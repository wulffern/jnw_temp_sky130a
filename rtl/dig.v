==> flow/design.v <==
module dig(
           input wire         clk,
           input wire         reset,
           input wire         CMPO_1V8,
           output logic       PTAT_1V8,
           output logic       CTAT_1V8,
           output logic       RESET_1V8,
           output logic       STARTUP_1V8,
           output logic       PWM_1V8,
           output logic [1:0] state,
           output logic [7:0] count
           );
   logic                      rst = 0;
   parameter                  WARMUP=0,PTAT = 1, CTAT = 3;
   logic                      pwm = 0;
   logic                      creset = 0;
   logic                      start = 0;
   assign PWM_1V8 = pwm ;
   assign RESET_1V8 = reset | creset;
   assign STARTUP_1V8 = start | reset;
   always_ff @(posedge clk) begin
      if(reset)
        rst <= 1;
      else
        rst <= 0;
   end
   always_ff @(posedge clk) begin
      if(rst) begin
         PTAT_1V8 <= 0;
         CTAT_1V8 <= 0;
         start <= 1;
         creset <= 1;
         state <= WARMUP;
         count <= 0;
      end
      else begin
         case(state)
           WARMUP: begin
              if(count > 200) begin
                 state <= PTAT;
                 PTAT_1V8 <= 0;
                 CTAT_1V8 <= 0;
                 start <= 0;
                 pwm <= 0;
                 creset <= 1;
                 count <= 0;
              end
              else if(count > 50) begin
                 state <= WARMUP;
                 PTAT_1V8 <= 0;
                 CTAT_1V8 <= 0;
                 start <= 0;
                 pwm <= 0;
                 creset <= 1;
                 count <= count + 1;
              end
              else begin
                 state <= WARMUP;
                 PTAT_1V8 <= 0;
                 CTAT_1V8 <= 0;
                 pwm <= 0;
                 start <= 1;
                 creset <= 1;
                 count <= count + 1;
              end
           end
           PTAT: begin
              if(CMPO_1V8) begin
                 count <= 0;
                 state <= CTAT;
                 PTAT_1V8 <= 0;
                 pwm <= ~pwm;
                 start <= 0;
                 CTAT_1V8 <= 0;
                 creset <= 1;
              end
              else begin
                 PTAT_1V8 <= 1;
                 CTAT_1V8 <= 0;
                 creset <= 0;
                 start <= 0;
                 pwm <= pwm;
                 state <= PTAT;
                 count <= count + 1;
              end
           end
           CTAT: begin
              if(CMPO_1V8) begin
                 PTAT_1V8 <= 0;
                 CTAT_1V8 <= 0;
                 creset <= 1;
                 pwm <= ~pwm;
                 start <= 0;
                 count <= 0;
                 state <= PTAT;
              end
              else begin
                 PTAT_1V8 <= 0;
                 CTAT_1V8 <= 1;
                 start <= 0;
                 pwm <= pwm;
                 creset <= 0;
                 count <= count + 1;
                 state <= CTAT;
              end
           end  
           default: begin
              state <= PTAT;
              end
         endcase  
      end
   end  
endmodule
Reports on dig --
What the tools print for dig, step after step. Line numbers count from 1 in the design file above. Operators: Yosys type, input widths -> output width; for muxes data width and select width s. Cell names lack the library's common part. A cell with - has no value.
Design: design top dig, clock port clk, cell library sky130hd, timing corner tt_025C_1v80

Word level --
Yosys after proc, flatten, opt, wreduce and memory -nomap, before mapping. Memory bits, and registers merged into a memory's read port (data or address), are not among the register bits. Print and check cells are not counted. Equal cells are merged and count once.
Cells by class: add/sub/neg operators 1, order comparisons 2, equality and inequality tests 3, multiplexer cells 18, bitwise logic cells 4, reduce/logical cells 9
Operators with widths (count):
- $pmux 8 s2 | 1
- $mux 8 | 2
- $pmux 1 s2 | 5
- $add 8x1->8 const B | 1
- $gt 8x6->1 const B | 1
- $gt 8x8->1 const B | 1
- $mux 1 | 7
- $reduce_bool 2->1 | 3
- $reduce_or 2->1 | 3
- $pmux 2 s3 | 1
- $mux 2 | 2
- $reduce_and 3->1 | 1
- $reduce_bool 3->1 | 1
- $or 1x1->1 | 2
- $not 1->1 | 2
- $eq 2x1->1 const B | 1
- $ne 2x1->1 const B | 1
- $eq 2x2->1 const B | 1
- $logic_not 2->1 | 1
Bit counts: flip-flop bits (word level) 16, output and inout port bits 15

Logic depth --
Depth = most cells in a row (Yosys ltp): at word level without a register or memory, in the mapped netlist without a sequential cell, where the memories' decode and read muxes count.
Logic depth: word-level depth 4, ABC_AREA 0, gate-level depth with buffers 7

Netlist --
The flow's flattened synthesis, as Yosys stat reports it; memories are mapped. The netlist is that of the ABC_AREA named above (0 if unset); the other value can give another one. The area totals of this step are shown rounded.
Cells by type (count):
- dfxtp_1 | 15
- ha_1 | 7
- nor2_1 | 18
- xnor2_1 | 5
- edfxtp_1 | 1
- a31oi_4 | 1
- o31ai_4 | 1
- mux2i_1 | 2
- inv_1 | 5
- xor2_1 | 2
- nand2_1 | 4
- nor3_1 | 3
- a211oi_2 | 1
- nor2b_1 | 2
- nor4_2 | 1
- or2_2 | 2
- buf_6 | 1
- a221o_1 | 1
Other cell types: 13; their cells: 14.
Mapped netlist: mapped cells 86, synthesis area 824.5 um^2, sequential part of the area 330.3 um^2, flip-flops 16, buffer cells 1

Timing after synthesis --
Path of least setup slack by OpenSTA after synthesis, without wires, with an ideal clock, recovery checks aside; 20% of the period is set as input and as output delay. Where synthesis merged equal registers, the netlist keeps one of their names.
Timing after synthesis: path kind register to register, start reg state[1], end reg count[0], clock period 1.74 ns, setup time 0.128 ns, data arrival time 1.374 ns, data required time 1.612 ns, setup slack 0.238 ns, path delay 1.502 ns, stages 7, synthesis period reached 1.502 ns
"path delay" is the arrival time less input delay plus setup time. "stages" counts driving pins, that of a launching flip-flop among them; a cell with two outputs on the path counts twice. "synthesis period reached" is the clock period less the worst setup slack; recovery checks do not enter. This is arithmetic on one report: input and output delays are still those of the set period (20% each). Between the ends stands the longest chain of elaborated cells between them, by number of cells; it is not shown to be the way that was timed. Of several equally long chains one is given. Each line given opens the expression or statement behind the cell; cells for indexed reads and writes are added by Yosys, which also makes memories of some case tables. A register here has more assigning lines than the two given.
On the way, after synthesis: cell sequence dfxtp_1 -> inv_1 -> ha_1 -> nor2_2 -> nand3_1 -> o31ai_4 -> nor2_1, cells in the longest elaborated chain 3, elaborated cells on any way between the ends 6
RTL lines, path after synthesis:
- start: declaration | RTL line 10 | output logic [1:0] state,
- start: assignment | RTL line 33 | state <= WARMUP;
- start: assignment | RTL line 40 | state <= PTAT;
- $eq 2x2->1 | RTL line 37 | case(state)
- $reduce_or 2->1
- $pmux 8 s2 | RTL line 37
- end: assignment | RTL line 55 | count <= count + 1;
- end: assignment | RTL line 64 | count <= count + 1;
- end: declaration | RTL line 11 | output logic [7:0] count

Worst path after layout --
Path of least setup slack in the final report of flow run 1 (OpenROAD, finished layout, wires in). Where an end is a register, its clock arrival counts in the times.
Timing post-layout: path kind register to register, start reg state[1], end reg count[3], clock period 1.34 ns, setup time 0.06 ns, data arrival time 1.59 ns, data required time 1.54 ns, setup slack -0.05 ns, stages 8
Between the ends stands the longest chain of elaborated cells between them, by number of cells; it is not shown to be the way that was timed. Of several equally long chains one is given. A register here has more assigning lines than the two given.
On the way, post-layout: cell sequence dfxtp_4 -> inv_4 -> ha_4 -> or2_4 -> a31oi_4 -> o31ai_4 -> buf_6 -> nor2_2, cells in the longest elaborated chain 3, elaborated cells on any way between the ends 6
RTL lines, path post-layout:
- start: declaration | RTL line 10 | output logic [1:0] state,
- start: assignment | RTL line 33 | state <= WARMUP;
- start: assignment | RTL line 40 | state <= PTAT;
- $eq 2x2->1 | RTL line 37 | case(state)
- $reduce_or 2->1
- $pmux 8 s2 | RTL line 37
- end: assignment | RTL line 55 | count <= count + 1;
- end: assignment | RTL line 64 | count <= count + 1;
- end: declaration | RTL line 11 | output logic [7:0] count

--- measured runs ---
Record of 2 stored runs of the RTL-to-layout flow on dig, platform sky130hd. The runs are unordered. Constraints: input delay and output delay 20% of the set period each, output load 0.01 pF.
"achieved clock period" is the run's clock period less its worst setup slack. It is reckoned from that one timing run; input and output delays stay at 20% of the period that was set.
"worst setup path time" = time allowed to the worst setup path (clock period - input delay - output delay, where it has them) - its slack; a late launch clock adds to it, a late capture clock takes from it.
By "power" is meant OpenSTA's value without simulated activity: inputs other than the clock are taken to toggle once in ten clock periods, and the tool carries that through the logic.
Values from the reports are rounded here.
[flow run 1] settings: period_ns=1.34, CORE_UTILIZATION=15, SETUP_SLACK_MARGIN=0.13, PLACE_DENSITY_LB_ADDON=0.03, CORE_MARGIN=6, CELL_PAD_IN_SITES_DETAIL_PLACEMENT=1, TNS_END_PERCENT=65, MIN_ROUTING_LAYER=met2, CAP_MARGIN=20, SLEW_MARGIN=20
[flow run 1] result: chip area after synthesis (Yosys) 824.5 um^2, die area 7420 um^2, standard-cell area of the final layout 1430 um^2, utilization 27.5%, worst setup slack after layout -0.053 ns, total negative slack -0.355 ns, worst hold slack 0.284 ns, power 1014 uW, achieved clock period 1.393 ns, worst setup path time 1.39 ns, worst setup path kind register to register
[flow run 2] settings: period_ns=2.71, CAP_MARGIN=20, CORE_MARGIN=2, CORE_UTILIZATION=40, SLEW_MARGIN=20
[flow run 2] result: chip area after synthesis (Yosys) 824.5 um^2, die area 2440 um^2, standard-cell area of the final layout 1054 um^2, utilization 53.7%, worst setup slack after layout 0.429 ns, total negative slack 0.000 ns, worst hold slack 0.497 ns, power 442.9 uW, achieved clock period 2.281 ns, worst setup path time 1.20 ns, worst setup path kind input to output
--- end ---
